==> flow/design.v <==
module ram(
   input                clk,
   input       [7:0]    address_in,
   input       [7:0]    data_in, 
   input                write_enable,
   input       [7:0]    address_out,
   output      [7:0]    data_out
);
   reg [7:0] memory [0:255];
   always @(posedge clk) begin
      if (write_enable) begin
         memory[address_in] <= data_in;
      end
   end
   assign data_out = memory[address_out];
endmodule
# Reports on ram
# What the tools print for ram, step after step.
# Lines are those of the file above, counted from 1.
# Library cell names are shortened.
# The mark - stands for no value.
# setup
top_module	ram
clock	clk
library	sky130hd
pvt_corner	tt_025C_1v80

# Word level
# Counts by Yosys on the flattened word-level netlist (proc, flatten, opt, wreduce; memories kept). Register bits leave out memories and registers merged into their read ports (data or address); mux counts leave out enables and synchronous resets folded into registers. Print and check cells are left out. Cells with the same type and inputs are merged into one.
# Yosys's memory passes give these memory sizes; they may raise the number of words (mostly to a power of two), join words into wider ones and drop unused or constant bits.
# classes
n_mux	3
# op_table
operator	count
two-way mux 8 bit	2
two-way mux 1 bit	1
# word_totals
input_bits	26
ff_bits	0
wordCells	4
mem_bits_rw	2048
out_inout_bits	8
n_memories	1
# mem_list
memory	size	word_bits	read_ports	write_ports	line_no	rtl
memory	256	8	1	1	9	reg [7:0] memory [0:255];

# Logic depth
# Depth = most cells in a row (Yosys ltp): at word level without a register or memory, in the mapped netlist without a sequential cell, where the memories' decode and read muxes count.
# logic_depth
depth_word	1
ABC_AREA	0
depth_mapped	11
depth_no_buf	6

# Netlist
# The flow's flattened synthesis, as Yosys stat reports it; memories are mapped. The netlist is that of the ABC_AREA named above (0 if unset); the other value can give another one.
# Totals and module areas in this step are rounded.
# mapped
ff_cells	2048
stdcells	3725
n_buf	233
area_um2	79400
# by_type
cell	count	type_area_um2
edfxtp_1	2048	6.15E+04
mux4_2	454	1.02E+04
mux2i_1	134	1.34E+03
nor2_1	282	1.06E+03
a22oi_1	133	998.458
a21oi_1	96	480.461
clkbuf_1	111	416.65
o221ai_1	46	402.886
buf_6	21	236.477
buf_4	27	202.694
buf_8	13	195.187
nor2b_1	31	193.936
o22ai_1	28	175.168
nand3_1	34	170.163
buf_12	8	160.154
buf_2	31	155.149
nor4_1	24	150.144
nand2_1	33	123.869
# Not listed: further types 36, cells in them 171.

# Timing after synthesis
# Path of least setup slack by OpenSTA after synthesis, without wires, with an ideal clock, recovery checks aside; 20% of the period is set as input and as output delay. Where synthesis merged equal registers, the netlist keeps one of their names.
# synth_timing
kind	in2out
startpoint	input port address_out[1]
endpoint	output port data_out[3]
path_delay_ps	1852
out_delay_ps	1020
input_delay_ps	1020
path_buffers	3
tclk_ps	5100
path_stages	9
required_ps	4080
slack_ps	1208
t_arrival_ps	2872
period_less_setup_slack_ps	3892
# "path_delay_ps" = arrival - input delay + setup time.
# A path that ends at an output port has no setup time.
# "path_stages" counts driving pins, that of a launching flip-flop among them; a cell with two outputs on the path counts twice.
# "period_less_setup_slack_ps" = period - worst setup slack (recovery checks aside). The figure is calculated, with input and output delays left at 20% of the set period.
# The rows between start and end are the longest chain of elaborated cells between them; the timing report does not say that the signal goes this way. Where chains are equally long, one stands for them.
# Each line given opens the expression or statement behind the cell; cells for indexed reads and writes are added by Yosys, which also makes memories of some case tables.
# A memory read counts as a cell of the chain, while the word-level depth stops at memories.
# synth_between
path_cell_list	buf_2 -> buf_4 -> or2b_1 -> buf_1 -> o221ai_1 -> a21oi_1 -> o32ai_1 -> nor3_1 -> nor4_1
elab_chain_len	1
cells_between	1
# synth_rtl
item	line_no	rtl
start, declared	6	input       [7:0]    address_out,
memory read (256 x 8 bit)	9	reg [7:0] memory [0:255];
end, declared	7	output      [7:0]    data_out

# Worst path after layout
# Path of least setup slack in the final report of run 1 (OpenROAD, finished layout, wires in). Where an end is a register, its clock arrival counts in the times.
# The report prints the path's times to 10 ps; the period is as set.
# layout_timing
kind	in2out
startpoint	input port address_out[3]
endpoint	output port data_out[0]
t_arrival_ps	3230
slack_ps	-1110
input_delay_ps	530
path_buffers	8
out_delay_ps	530
tclk_ps	2650
path_stages	14
required_ps	2120
# The rows between start and end are the longest chain of elaborated cells between them; the timing report does not say that the signal goes this way. Where chains are equally long, one stands for them.
# A memory read counts as a cell of the chain, while the word-level depth stops at memories.
# layout_between
path_cell_list	buf_4 -> buf_4 -> buf_4 -> nand3b_1 -> buf_4 -> buf_4 -> o22ai_1 -> o21ai_1 -> buf_4 -> nand3_2 -> nor4_4 -> buf_4 -> nor4_4 -> buf_4
elab_chain_len	1
cells_between	1
# layout_rtl
item	line_no	rtl
start, declared	6	input       [7:0]    address_out,
memory read (256 x 8 bit)	9	reg [7:0] memory [0:255];
end, declared	7	output      [7:0]    data_out

# Measured data: module ram, platform sky130hd, 2 stored runs of the flow under differing settings, order arbitrary. Input and output delays are each 20% of the period that was set; the output load is 0.01 pF.
# "timing.achieved_period_ps": clock period set for the run, less the worst setup slack. It is reckoned from that one timing run; input and output delays stay at 20% of the period that was set.
# "worst_path_ps" means the part of the period allowed to the worst setup path (the constraints hold back 20% at inputs and 20% at outputs) less its slack; where the path has registers, the arrival times of their clocks count too.
# By "design_power_w" is meant OpenSTA's value without simulated activity: inputs other than the clock are taken to toggle once in ten clock periods, and the tool carries that through the logic.
# "worst_path_ps" is known to 10 ps.
# The measured numbers are rounded.
# A setting shown as -- is not set for that run.
name,run 1,run 2
period_ns,2.65,5.5
CORE_UTILIZATION,20,40
SETUP_SLACK_MARGIN,0.03,--
PLACE_DENSITY,0.61,--
CELL_PAD_IN_SITES_GLOBAL_PLACEMENT,2,--
GPL_TIMING_DRIVEN,1,--
CAP_MARGIN,0,20
MIN_ROUTING_LAYER,met1,--
MAX_ROUTING_LAYER,met5,--
CORE_MARGIN,2,2
SLEW_MARGIN,20,20
yosys.chip_area_um2,79400,79400
dieArea_um2,402000,202000
final_stdcell_area_um2,101000,91200
fin_util_frac,0.254,0.462
timing.setup.ws_ps,-1110,34
setup_tns_ps,-8280,0
ws_hold_ps,95,653
design_power_w,0.0701,0.0318
timing.achieved_period_ps,3760,5466
worst_path_ps,2700,3270
worstPathKind,in2out,in2out
